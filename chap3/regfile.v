==> flow/design.v <==
module regfile(q, d, rsel, wsel, we,  ck, res) ;
   output [15:0] q ;
   input [15:0]  d ;
   input [1:0] 	 rsel, wsel ;
   input 	 we, ck, res ;
   reg [15:0] 	 r0, r1, r2, r3 ;
   always @(posedge ck or negedge res)
     begin
	if(!res)
	  begin
	     {r0, r1, r2, r3} <= 64'd0 ;
	  end
	else if(!we)
	  begin
	     case(wsel)
	       2'd0: r0 <= d ;
	       2'd1: r1 <= d ;
	       2'd2: r2 <= d ;
	       2'd3: r3 <= d ;
	     endcase
	  end
     end  
   assign q = (rsel == 2'd0) ? r0 :
	      (rsel == 2'd1) ? r1 :
	      (rsel == 2'd2) ? r2 :
	      (rsel == 2'd3) ? r3 : 16'bx ;
endmodule  
# From RTL to reports: regfile
# The steps from the RTL of regfile to its reports follow in flow order.
# Line numbers count from 1 in the design file above.
# Operators: Yosys type, input widths -> output width; for muxes data width and select width s.
# Library cell names are shortened.
# The mark - stands for no value.
# design
design	regfile
clk_port	ck
library	sky130hd
lib_corner	tt_025C_1v80

# Elaborated design
# Source: Yosys, flattened and elaborated, memories not mapped. Widths are those after wreduce. Registers that Yosys merges into a memory's read port (data or address) are not register bits. Print and check cells do not count. Equal cells are merged and count once.
# word_totals
wordCells	21
in_bits	23
mem_bits_ro	0
output_inout_bits	16
reg_bits	64
clocked_rd_ports_x_width	0
n_memories	0
latchBits	0
mem_bits_rw	0
# classes
addsub	0
mux	4
shift	0
compare	0
equal	6
n_mul	0
bitwise	1
reduce_logical	6
n_div	0
# op_table
cell	count
$mux 16	4
$eq 2x2->1 const B	4
$reduce_and 2->1	4
$eq 2x1->1 const B	2
$logic_not 2->1	2
$not 1->1	1

# Longest topological paths
# Depth = most cells in a row (Yosys ltp): at word level without a register or memory, in the mapped netlist without a sequential cell, where the memories' decode and read muxes count.
# logic_depth
word_depth	5
ABC_AREA	1
mapped_depth	7
ltp_nobuf	6

# After synthesis
# The flow's flattened synthesis, as Yosys stat reports it; memories are mapped. The netlist is that of the ABC_AREA named above (0 if unset); the other value can give another one.
# types
cell_type	count	area_total_um2
dfrtp_1	64	1.6E+03
nand2_1	136	510.49
o21ai_0	64	320.307
nand3_1	30	150.144
inv_1	38	142.637
nor2_1	17	63.811
buf_2	9	45.043
buf_6	4	45.043
nand3_2	4	40.038
nand2_8	1	20.019
nor2_8	1	20.019
buf_8	1	15.014
clkbuf_2	3	15.014
nand2_4	1	11.261
inv_6	1	8.758
buf_4	1	7.507
inv_2	2	7.507
clkbuf_1	1	3.754
# mapped
area_mm2	0.0030279
ff_cells	64
seqArea_mm2	0.0016015
n_buf	19
mapped_cells	378

# Path before layout
# Source: OpenSTA report_checks on the synthesized netlist (no wires, ideal clock, input and output delay 20% of the period each), path of least setup slack; recovery checks are left aside. Register names are those of the netlist, which keeps one name where synthesis merged equal registers.
# synth_path
path_kind	input -> output
from	in rsel[1]
to	out q[1]
path_buffers	2
setup_slack_ps	869
t_first_pin_ps	496
delay_ps	619
output_delay_ps	496
required_ps	1984
arrival_time_ps	1115
driving_pins	7
in_delay_ps	496
clock_period_ps	2480
synth_period_reached_ps	1611
# "delay_ps" = arrival - input delay + setup time.
# At an output port there is no setup time.
# "driving_pins" counts driving pins, that of a launching flip-flop among them; a cell with two outputs on the path counts twice.
# "synth_period_reached_ps" is the clock period less the worst setup slack; recovery checks do not enter. This is arithmetic on one report: input and output delays are still those of the set period (20% each).
# Between the ends stands the longest chain of elaborated cells between them, by number of cells; it is not shown to be the way that was timed. Of several equally long chains one is given.
# Each line given opens the expression or statement behind the cell; cells for indexed reads and writes are added by Yosys, which also makes memories of some case tables.
# synth_between
path_cell_list	buf_6 inv_6 nand2_8 buf_8 nand3_1 nand2_1 nand2_1
elab_chain_cells	5
cone_cells	8
lines_between	4
cone_classes	eq/ne: 3; mux: 4; reduce/logical: 1
# synth_lines
item	line_no	text
start, declared	4	input [1:0] rsel, wsel ;
$eq 2x2->1	26	(rsel == 2'd3) ? r3 : 16'bx ;
$mux 16	26
$mux 16	25	(rsel == 2'd2) ? r2 :
$mux 16	24	(rsel == 2'd1) ? r1 :
$mux 16	23	assign q = (rsel == 2'd0) ? r0 :
end, declared	2	output [15:0] q ;

# Worst path after layout
# Path of least setup slack in the final report of run 1 (OpenROAD, finished layout, wires in). Where an end is a register, its clock arrival counts in the times.
# The report prints the path's times to 10 ps; the period is as set.
# layout_path
path_kind	register -> output
from	reg r2[3]
to	out q[3]
t_first_pin_ps	340
path_buffers	1
output_delay_ps	270
setup_slack_ps	-110
clock_period_ps	1370
arrival_time_ps	1210
driving_pins	6
required_ps	1100
# Between the ends stands the longest chain of elaborated cells between them, by number of cells; it is not shown to be the way that was timed. Of several equally long chains one is given.
# layout_between
path_cell_list	dfrtp_1 nand3_1 nand3_1 nand2_1 nand2_1 buf_2
elab_chain_cells	3
cone_cells	3
lines_between	3
cone_classes	mux: 3
# layout_lines
item	line_no	text
start, declared	6	reg [15:0] r0, r1, r2, r3 ;
start, assigned	18	2'd2: r2 <= d ;
$mux 16	25	(rsel == 2'd2) ? r2 :
$mux 16	24	(rsel == 2'd1) ? r1 :
$mux 16	23	assign q = (rsel == 2'd0) ? r0 :
end, declared	2	output [15:0] q ;

# Record of 2 stored runs of the RTL-to-layout flow on regfile, platform sky130hd. The runs are unordered. Constraints: input delay and output delay 20% of the set period each, output load 0.01 pF.
# "timing.achieved_period_ps": clock period set for the run, less the worst setup slack. It is reckoned from that one timing run; input and output delays stay at 20% of the period that was set.
# "timing.worst_path_ps" is the time allowed to the run's worst setup path (the clock period less input and output delay, where it has them) less its slack. Clock arrival times count: a late capture clock shortens it, a late launch clock lengthens it.
# By "total_power_mw" is meant OpenSTA's value without simulated activity: inputs other than the clock are taken to toggle once in ten clock periods, and the tool carries that through the logic.
# "timing.worst_path_ps" is given in steps of 10 ps.
# A setting shown as n/a is not set for that run.
setting or result,run 1,run 2
period_ns,1.37,1.84
CORE_UTILIZATION,45,38
SETUP_SLACK_MARGIN,-0.02,n/a
PLACE_DENSITY_LB_ADDON,0.01,n/a
CELL_PAD_IN_SITES_GLOBAL_PLACEMENT,0,n/a
CELL_PAD_IN_SITES_DETAIL_PLACEMENT,1,n/a
ABC_AREA,1,n/a
GPL_ROUTABILITY_DRIVEN,0,n/a
CTS_CLUSTER_SIZE,24,n/a
SLEW_MARGIN,40,20
CAP_MARGIN,20,20
CORE_MARGIN,2,2
stdcell_area_mm2,0.0041627,0.0035346
ws_setup_ps,-114,46
finalUtil_pct,64.8,49.3
yosys_chip_area_mm2,0.0030279,0.0027814
timing.worst_path_ps,1210,1430
worstPathKind,register -> output,register -> output
total_power_mw,5.585,3.660
final_die_area_mm2,0.0074012,0.0080201
final_setup_tns_ps,-1042,0
timing.achieved_period_ps,1484,1794
